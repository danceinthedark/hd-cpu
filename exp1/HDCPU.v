==> flow/design.v <==
module HDCPU(
    input CLR,
    input T3,
    input C,
    input Z,
    input[2:0] SW,
    input [7:4] IR,
    input [3:1] W,
    output reg LDC,
    output reg LDZ,
    output reg CIN,
    output reg [3:0] S,
    output reg [3:0] SEL,
    output reg M,
    output reg ABUS,
    output reg DRW,
    output reg PCINC,
    output reg LPC,
    output reg LAR,
    output reg PCADD,
    output reg ARINC,
    output reg SELCTL,
    output reg MEMW,
    output reg STOP,
    output reg LIR,
    output reg SBUS,
    output reg MBUS,
    output reg SHORT,
    output reg LONG
    );
    reg ST0  = 0;
    reg SST0 = 0;
    always @(negedge T3, negedge CLR)
    begin
        if (!CLR) ST0 <= 0;
        else if (!T3) begin
            if (SST0 == 1'b1)
                ST0 = SST0;  
            else if (SW == 3'b100 && ST0 && W[2])
                ST0 = 0;
        end
    end
    always @(W, CLR)  
    begin
        {LDC, LDZ, CIN, M, ABUS, DRW, PCINC, LPC, LAR, PCADD, ARINC, SELCTL, MEMW, STOP, LIR, SBUS, MBUS, SHORT, LONG, S, SEL, SST0} = 0;
        if (CLR == 0)begin
        end
        else begin
            case (SW)
                3'b001: begin
                    LAR    <= W[1] && !ST0;
                    MEMW   <= W[1] && ST0;
                    ARINC  <= W[1] && ST0;
                    SBUS   <= W[1];
                    STOP   <= W[1];
                    SHORT  <= W[1];
                    SELCTL <= W[1];
                    SST0   <= W[1];
                end
                3'b010: begin
                    SBUS   <= W[1]&&!ST0;
                    LAR    <= W[1]&&!ST0;
                    SST0   <= W[1]&&!ST0;
                    MBUS   <= W[1]&&ST0;
                    ARINC  <= W[1]&&ST0;
                    STOP   <= W[1];
                    SHORT  <= W[1];
                    SELCTL <= W[1];
                end
                3'b011: begin
                    SELCTL <= W[1] || W[2];
                    STOP   <= W[1] || W[2];
                    SEL[3] <= W[2];
                    SEL[2] <= 0;
                    SEL[1] <= W[2];
                    SEL[0] <= W[1] || W[2];
                end
                3'b100: begin
                    SBUS   <= W[1]||W[2];
                    SELCTL <= W[1]||W[2];
                    DRW    <= W[1]||W[2];
                    STOP   <= W[1]||W[2];
                    SST0   <= !ST0&&W[2];
                    SEL[3] <= ST0;
                    SEL[2] <= W[2];
                    SEL[1] <= (!ST0&&W[1])||(ST0 && W[2]);
                    SEL[0] <= W[1];
                end
                3'b000: 
                    if(ST0==0)begin 
                        LPC=W[1];
                        SBUS=W[1];
                        SST0=W[1];
                        SHORT=W[1];
                        STOP=W[1];
                    end
                    else 
                    begin
                    LIR   = W[1];
                    PCINC = W[1];
                    case (IR)
                        4'b0001: begin  
                            S    = 4'b1001;
                            CIN  = W[2];
                            ABUS = W[2];
                            DRW  = W[2];
                            LDZ  = W[2];
                            LDC  = W[2];
                        end
                        4'b0010: begin  
                            S    = 4'b0110;
                            ABUS = W[2];
                            DRW  = W[2];
                            LDZ  = W[2];
                            LDC  = W[2];
                        end
                        4'b0011: begin  
                            M    = W[2];
                            S    = 4'b1011;
                            ABUS = W[2];
                            DRW  = W[2];
                            LDZ  = W[2];
                        end
                        4'b0100: begin  
                            S    = 4'b0000;
                            ABUS = W[2];
                            DRW  = W[2];
                            LDZ  = W[2];
                            LDC  = W[2];
                        end
                        4'b0101: begin  
                            M    = W[2];
                            S    = 4'b1010;
                            ABUS = W[2];
                            LAR  = W[2];
                            LONG = W[2];
                            DRW  = W[3];
                            MBUS = W[3];
                        end
                        4'b0110: begin  
                            M    = W[2] ||W[3];
                            S    = {1'b1,W[2],1'b1,W[2]};
                            ABUS = W[2] || W[3];
                            LAR  = W[2];
                            LONG = W[2];
                            MEMW = W[3];
                        end
                        4'b0111:  
                            if (C == 1) PCADD = W[2];
                        4'b1000:  
                            if (Z == 1) PCADD = W[2];
                        4'b1001: begin  
                            M    = W[2];
                            S    = 4'b1111;
                            ABUS = W[2];
                            LPC  = W[2];
                        end
                        4'b1110: begin  
                            STOP = W[2];
                        end
                        4'b1010: begin  
                            M    = W[2];
                            S    = 4'b1010;
                            ABUS = W[2];
                        end
                        4'b1011: begin  
                            M    = W[2];
                            S    = 4'b0110;
                            ABUS = W[2];
                            DRW  = W[2];
                            LDZ  = W[2];
                        end
                        4'b1100: begin  
                            M    = W[2];
                            S    = 4'b1110;
                            ABUS = W[2];
                            DRW  = W[2];
                            LDZ  = W[2];
                        end
                        default: S = 4'b0000;
                    endcase
                end
            endcase
        end
    end
endmodule
From RTL to reports: HDCPU

The steps from the RTL of HDCPU to its reports follow in flow order.
Line numbers count from 1 in the design file above.
Operators carry their Yosys type and port widths (W data, S select, Z words).
Library cell names are shortened.
The mark n/a stands for no value.

Design top: HDCPU
Clock input: T3
Cell library: sky130hd
Timing corner: tt_025C_1v80

Word-level counts

Counts by Yosys on the flattened word-level netlist (proc, flatten, opt, wreduce; memories kept). Register bits leave out memories and registers merged into their read ports (data or address). Print and check cells are left out. Cells with the same type and inputs are merged into one.

Latch bits: 0
Clocked read ports x word width: 0
Memory bits (writable): 0
Bits of input ports: 14
Output and inout bits: 27
Flip-flop bits (word level): 1
ROM bits: 0
Memory cells: 0
Word-level cells: 119

Equal/unequal tests: 17
Magnitude comparators: 0
Multiplexer cells: 80
Multiply operators: 0
Bitwise gates (word level): 0
Add/subtract/negate cells: 0
Reductions and logical operators: 21
Shift-type cells: 0
Divide/modulo/power cells: 0

Operator list:

| cell                 | count |
| $mux W1              | 60 |
| $pmux W4 S7          | 1 |
| $pmux W1 S2          | 13 |
| $eq A4 B4 Y1 const B | 6 |
| $eq A4 B3 Y1 const B | 4 |
| $reduce_or A6 Y1     | 2 |
| $mux W4              | 3 |
| $reduce_or A2 Y1     | 5 |
| $reduce_or A9 Y1     | 1 |
| $eq A4 B2 Y1 const B | 2 |
| $pmux W1 S4          | 2 |
| $logic_and A1 B1 Y1  | 6 |
| $eq A3 B2 Y1 const B | 2 |
| $eq A4 B1 Y1 const B | 1 |
| $logic_or A1 B1 Y1   | 3 |
| $eq A3 B1 Y1 const B | 1 |
| $eq A3 B3 Y1 const B | 1 |
| $logic_not A3 Y1     | 1 |
| $reduce_or A3 Y1     | 1 |
| $pmux W1 S3          | 1 |
| $reduce_bool A2 Y1   | 1 |
| $logic_not A1 Y1     | 1 |

Depth

Depth = most cells in a row (Yosys ltp): at word level without a register or memory, in the mapped netlist without a sequential cell, where the memories' decode and read muxes count.

Depth after elaboration: 6
ABC_AREA: 0
Depth in mapped cells: 6

Mapped cells and area

Source: synth_stat.txt of the flow (Yosys; design flattened, memories mapped). It holds for the ABC_AREA given above (unset counts as 0); a run with the other value may have another netlist.
Totals and module areas in this step are rounded.

Cell count: 125
Mapped flip-flops: 1
Chip area (Yosys): 831 µm²
Buffers: 12
Sequential part of the area: 25.0 µm²

Cell types:

| cell      | count | total area (µm²) |
| a21oi_1   | 12    | 60.058 |
| nand2_1   | 14    | 52.55 |
| o21ai_0   | 10    | 50.048 |
| buf_6     | 4     | 45.043 |
| nor2_1    | 10    | 37.536 |
| nor3b_4   | 2     | 37.536 |
| nand2b_1  | 5     | 31.28 |
| nor2b_1   | 5     | 31.28 |
| xor2_1    | 3     | 26.275 |
| a31oi_1   | 4     | 25.024 |
| dfrtn_1   | 1     | 25.024 |
| buf_4     | 3     | 22.522 |
| buf_2     | 4     | 20.019 |
| nand4b_1  | 2     | 17.517 |
| a2111oi_2 | 1     | 15.014 |
| a211oi_1  | 2     | 15.014 |
| a22oi_1   | 2     | 15.014 |
| and3_1    | 2     | 12.512 |

Other cell types: 34; their cells: 39.

Below are 2 stored runs of the flow (Yosys, OpenROAD; platform sky130hd) on HDCPU, each with its settings and what was measured, unordered. Constraints: input delay and output delay 20% of the set period each, output load 0.01 pF.
By "overall power" is meant OpenSTA's value without simulated activity: inputs other than the clock are taken to toggle once in ten clock periods, and the tool carries that through the logic.
Measured values are rounded.

## Flow run 1

==> flow/run.sh <==
#!/bin/bash
# the make line also repeats the synthesis and layout settings of config.mk as NAME=value (left out here)
make -C /OpenROAD-flow-scripts/flow DESIGN_CONFIG=/design/flow/config.mk WORK_HOME=/design/flow/orfs CLKGATE_MAP_FILE= finish
==> flow/config.mk <==
export PLATFORM = sky130hd
export DESIGN_NAME = HDCPU
export DESIGN_NICKNAME = HDCPU
export VERILOG_FILES = /design/flow/design.v
export SDC_FILE = /design/flow/constraint.sdc
export NUM_CORES = 4
export LEC_CHECK = 0
export CAP_MARGIN = 20
export CELL_PAD_IN_SITES_GLOBAL_PLACEMENT = 2
export CORE_ASPECT_RATIO = 0.66
export CORE_MARGIN = 2
export CORE_UTILIZATION = 66
export CTS_CLUSTER_DIAMETER = 285
export GPL_TIMING_DRIVEN = 1
export HOLD_SLACK_MARGIN = 0.09
export PLACE_DENSITY_LB_ADDON = 0.08
export SETUP_SLACK_MARGIN = 1.94
export SLEW_MARGIN = 10
==> flow/constraint.sdc <==
create_clock -name core_clock -period 6.84 [get_ports {T3}]
set_input_delay 1.3680 -clock core_clock [delete_from_list [all_inputs] [get_ports {T3}]]
set_output_delay 1.3680 -clock core_clock [all_outputs]
set_load 0.01 [all_outputs]

Flow run 1: not finished: floorplanning ended with error PDN-0185

## Flow run 2

==> flow/run.sh <==
#!/bin/bash
# the make line also repeats the synthesis and layout settings of config.mk as NAME=value (left out here)
make -C /OpenROAD-flow-scripts/flow DESIGN_CONFIG=/design/flow/config.mk WORK_HOME=/design/flow/orfs CLKGATE_MAP_FILE= finish
==> flow/config.mk <==
export PLATFORM = sky130hd
export DESIGN_NAME = HDCPU
export DESIGN_NICKNAME = HDCPU
export VERILOG_FILES = /design/flow/design.v
export SDC_FILE = /design/flow/constraint.sdc
export NUM_CORES = 4
export LEC_CHECK = 0
export CAP_MARGIN = 20
export CELL_PAD_IN_SITES_GLOBAL_PLACEMENT = 0
export CORE_MARGIN = 2
export CORE_UTILIZATION = 45
export CTS_CLUSTER_SIZE = 25
export MIN_ROUTING_LAYER = met1
export PLACE_DENSITY = 0.56
export SETUP_SLACK_MARGIN = -0.13
export SLEW_MARGIN = 25
export TNS_END_PERCENT = 55
==> flow/constraint.sdc <==
create_clock -name core_clock -period 3.77 [get_ports {T3}]
set_input_delay 0.7540 -clock core_clock [delete_from_list [all_inputs] [get_ports {T3}]]
set_output_delay 0.7540 -clock core_clock [all_outputs]
set_load 0.01 [all_outputs]

| result of flow run 2 | value |
|---|---|
| area of the synthesized netlist | 831 µm² |
| total die area | 2210 µm² |
| standard-cell area of the final layout | 1270 µm² |
| final utilization | 73.3 % |
| worst slack on setup checks | -0.119 ns |
| setup TNS | -0.723 ns |
| worst hold slack in the final report | 0.607 ns |
| overall power | 162 µW |
